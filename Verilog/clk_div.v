==> flow/design.v <==
`timescale 1ns / 1ps
module clk_div(
    input  wire clk_in,
    output reg clk_out,
    input  wire [15:0] div
    );
    reg [15:0] count;
    initial
    begin
        clk_out = 0;
        count = 0;
    end
	always@(posedge clk_in)
	begin
       if(count == div) begin
           count <= 0;
           clk_out <= ~clk_out;
       end
       else begin
           count <= count + 1;
       end
    end
endmodule
### Reports on clk_div

Tool output for the design above, in the order of the flow.
Lines are those of the file above, counted from 1.
Library cell names are shortened.
A cell with n/a has no value.

| set-up | value |
|---|---|
| top module | clk_div |
| clock input | clk_in |
| library | sky130hd |
| timing corner | tt_025C_1v80 |

### Word-level counts

Yosys after proc, flatten, opt, wreduce and memory -nomap, before mapping. Enables and synchronous resets that opt folds into registers are not counted as muxes. Memory bits, and registers merged into a memory's read port (data or address), are not among the register bits. Print and check cells are not counted. Equal cells are merged and count once.

| word-level totals | value |
|---|---|
| input port bits | 17 |
| bits in registers | 17 |
| output and inout bits | 1 |
| word-level cells | 5 |

| operators by class | value |
|---|---|
| $add $sub $neg | 1 |
| equality and inequality tests | 1 |
| bitwise logic cells | 1 |

Operators with widths:

| cell | number |
|---|---|
| 16-bit by 1-bit adder with 16-bit output with constant B | 1 |
| 16-bit == test | 1 |
| 1-bit NOT | 1 |

### Logic depth

Yosys ltp: most cells in a row. Word level: on the elaborated netlist, between registers, memories and ports. Mapped: between sequential cells and ports; inverters and the memories' decode and read muxes count.

| depth | value |
|---|---|
| word-level depth | 1 |
| ABC_AREA | 0 |
| mapped depth | 6 |
| depth with buffers taken out | 5 |

### Mapped cells and area

The flow's flattened synthesis, as Yosys stat reports it; memories are mapped. The netlist is that of the ABC_AREA named above (0 if unset); the other value can give another one.

Cell types:

| type | number | total area (um2) |
|---|---|---|
| dfxtp_1 | 16 | 320.307 |
| xnor2_1 | 21 | 183.926 |
| xor2_1 | 9 | 78.826 |
| nand4_1 | 12 | 75.072 |
| nor2_1 | 15 | 56.304 |
| edfxtp_1 | 1 | 30.029 |
| and4_1 | 3 | 26.275 |
| buf_6 | 2 | 22.522 |
| nor4_4 | 1 | 21.27 |
| nand3_1 | 4 | 20.019 |
| ha_1 | 1 | 12.512 |
| nor4_1 | 2 | 12.512 |
| nand2_1 | 3 | 11.261 |
| and2_1 | 1 | 6.256 |
| and3_1 | 1 | 6.256 |
| nor2b_1 | 1 | 6.256 |
| buf_2 | 1 | 5.005 |
| nor3_1 | 1 | 5.005 |

Not listed: further types 2, cells in them 2.

| synthesis totals | value |
|---|---|
| buffer cells | 4 |
| flip-flops | 17 |
| synthesis area | 907.1 um2 |
| mapped cells | 97 |
| sequential part of the area | 350.3 um2 |

### Worst setup path after synthesis

OpenSTA on the mapped netlist: ideal clock, no wires. The path of least setup slack (recovery checks aside). Input and output delay are each 20% of the period. Register names are those of the netlist, which keeps one name where synthesis merged equal registers.

| timing path after synthesis | value |
|---|---|
| path kind | reg-to-reg |
| from | reg count[8] |
| to | reg clk_out |
| stages on the path | 6 |
| clock period | 1.64 ns |
| data required time | 1.345 ns |
| data arrival time | 1.324 ns |
| setup time | 0.295 ns |
| path delay | 1.619 ns |
| launch time at the first pin | 0.000 ns |
| setup slack | 0.021 ns |
| buffers on the path | 2 |
| period reached after synthesis | 1.619 ns |

"path delay" is the arrival time less input delay plus setup time.
"stages on the path" counts driving pins, that of a launching flip-flop among them; a cell with two outputs on the path counts twice.
"period reached after synthesis" is the clock period less the worst setup slack; recovery checks do not enter. This is arithmetic on one report: input and output delays are still those of the set period (20% each).
The rows between start and end are the longest chain of elaborated cells between them; the timing report does not say that the signal goes this way. Where chains are equally long, one stands for them.
Each line given opens the expression or statement behind the cell; cells for indexed reads and writes are added by Yosys, which also makes memories of some case tables.

| between the ends, after synthesis | value |
|---|---|
| cell sequence | dfxtp_1 buf_6 xnor2_1 nand4_1 nor4_4 buf_6 |
| cells in the longest elaborated chain | 1 |
| elaborated cells on any way between the ends | 1 |
| source lines of those cells | 1 |
| those cells by class | eq/ne: 1 |

Ends and longest elaborated chain, after synthesis:

| what | line | source |
|---|---|---|
| start, declared | 7 | `reg [15:0] count;` |
| start, assigned | 16 | `count <= 0;` |
| start, assigned | 20 | `count <= count + 1;` |
| 16-bit == test | 15 | `if(count == div) begin` |
| end, assigned | 17 | `clk_out <= ~clk_out;` |
| end, declared | 4 | `output reg clk_out,` |

### Worst path after layout

From the final timing report of job 1: the path of least setup slack in the routed layout; clock arrival at registers is part of the times.

| timing path post-layout | value |
|---|---|
| path kind | input-to-reg |
| from | in div[8] |
| to | reg count[6] |
| stages on the path | 6 |
| data required time | 2.07 ns |
| setup slack | 0.26 ns |
| clock period | 1.88 ns |
| data arrival time | 1.81 ns |
| launch time at the first pin | 0.38 ns |
| setup time | 0.10 ns |
| input delay | 0.38 ns |
| buffers on the path | 2 |

The rows between start and end are the longest chain of elaborated cells between them; the timing report does not say that the signal goes this way. Where chains are equally long, one stands for them.

| between the ends, post-layout | value |
|---|---|
| cell sequence | clkdlybuf4s50_1 xnor2_1 nand4_1 nor4_4 buf_4 nor2_1 |
| cells in the longest elaborated chain | 1 |
| elaborated cells on any way between the ends | 1 |
| source lines of those cells | 1 |
| those cells by class | eq/ne: 1 |

Ends and longest elaborated chain, post-layout:

| what | line | source |
|---|---|---|
| start, declared | 5 | `input  wire [15:0] div` |
| 16-bit == test | 15 | `if(count == div) begin` |
| end, assigned | 16 | `count <= 0;` |
| end, assigned | 20 | `count <= count + 1;` |
| end, declared | 7 | `reg [15:0] count;` |

Flow measurements of clk_div on sky130hd: 2 stored runs with different settings, listed in no order. Input and output delays are each 20% of the period that was set; the output load is 0.01 pF.
"period achieved" means the clock period less the worst setup slack. The figure is calculated, with input and output delays left at 20% of the set period.
"critical setup path time": the worst setup path's part of the clock period (all of it between registers, 20% less for each end at a port) less its slack. A launch clock that arrives late makes it longer, a capture clock that arrives late makes it shorter.
By "power" is meant OpenSTA's value without simulated activity: inputs other than the clock are taken to toggle once in ten clock periods, and the tool carries that through the logic.

## Job 1

==> flow/run.sh <==
#!/bin/bash
# the make line also repeats the synthesis and layout settings of config.mk as NAME=value (left out here)
make -C /OpenROAD-flow-scripts/flow DESIGN_CONFIG=/design/flow/config.mk WORK_HOME=/design/flow/orfs CLKGATE_MAP_FILE= finish
==> flow/config.mk <==
export PLATFORM = sky130hd
export DESIGN_NAME = clk_div
export DESIGN_NICKNAME = clk_div
export VERILOG_FILES = /design/flow/design.v
export SDC_FILE = /design/flow/constraint.sdc
export NUM_CORES = 4
export LEC_CHECK = 0
export CAP_MARGIN = 20
export CORE_MARGIN = 2
export CORE_UTILIZATION = 44
export SLEW_MARGIN = 20
==> flow/constraint.sdc <==
create_clock -name core_clock -period 1.88 [get_ports {clk_in}]
set_input_delay 0.3760 -clock core_clock [delete_from_list [all_inputs] [get_ports {clk_in}]]
set_output_delay 0.3760 -clock core_clock [all_outputs]
set_load 0.01 [all_outputs]

| result of job 1 | value |
|---|---|
| final worst hold slack | 0.529 ns |
| setup total negative slack | 0.000 ns |
| period achieved | 1.622 ns |
| setup slack of the critical path | 0.258 ns |
| standard-cell area after layout | 1128.6 um2 |
| power | 0.8226 mW |
| critical setup path time | 1.25 ns |
| type of the worst setup path | input-to-reg |
| full die area | 2440.8 um2 |
| Yosys chip area after synthesis | 907.1 um2 |
| utilization after layout | 57.5% |

## Job 2

==> flow/run.sh <==
#!/bin/bash
# the make line also repeats the synthesis and layout settings of config.mk as NAME=value (left out here)
make -C /OpenROAD-flow-scripts/flow DESIGN_CONFIG=/design/flow/config.mk WORK_HOME=/design/flow/orfs CLKGATE_MAP_FILE= finish
==> flow/config.mk <==
export PLATFORM = sky130hd
export DESIGN_NAME = clk_div
export DESIGN_NICKNAME = clk_div
export VERILOG_FILES = /design/flow/design.v
export SDC_FILE = /design/flow/constraint.sdc
export NUM_CORES = 4
export LEC_CHECK = 0
export CAP_MARGIN = 40
export CORE_MARGIN = 2
export CORE_UTILIZATION = 66
export CTS_CLUSTER_SIZE = 97
export HOLD_SLACK_MARGIN = -0.02
export MAX_ROUTING_LAYER = met5
export PLACE_DENSITY = 0.41
export SETUP_SLACK_MARGIN = 0.23
export SLEW_MARGIN = 20
==> flow/constraint.sdc <==
create_clock -name core_clock -period 3.03 [get_ports {clk_in}]
set_input_delay 0.6060 -clock core_clock [delete_from_list [all_inputs] [get_ports {clk_in}]]
set_output_delay 0.6060 -clock core_clock [all_outputs]
set_load 0.01 [all_outputs]

| result of job 2 | value |
|---|---|
| setup total negative slack | 0.000 ns |
| utilization after layout | 85.5% |
| final worst hold slack | 0.527 ns |
| power | 0.5140 mW |
| full die area | 1687.2 um2 |
| setup slack of the critical path | 0.904 ns |
| period achieved | 2.126 ns |
| Yosys chip area after synthesis | 907.1 um2 |
| standard-cell area after layout | 1098.5 um2 |
| critical setup path time | 1.52 ns |
| type of the worst setup path | input-to-reg |
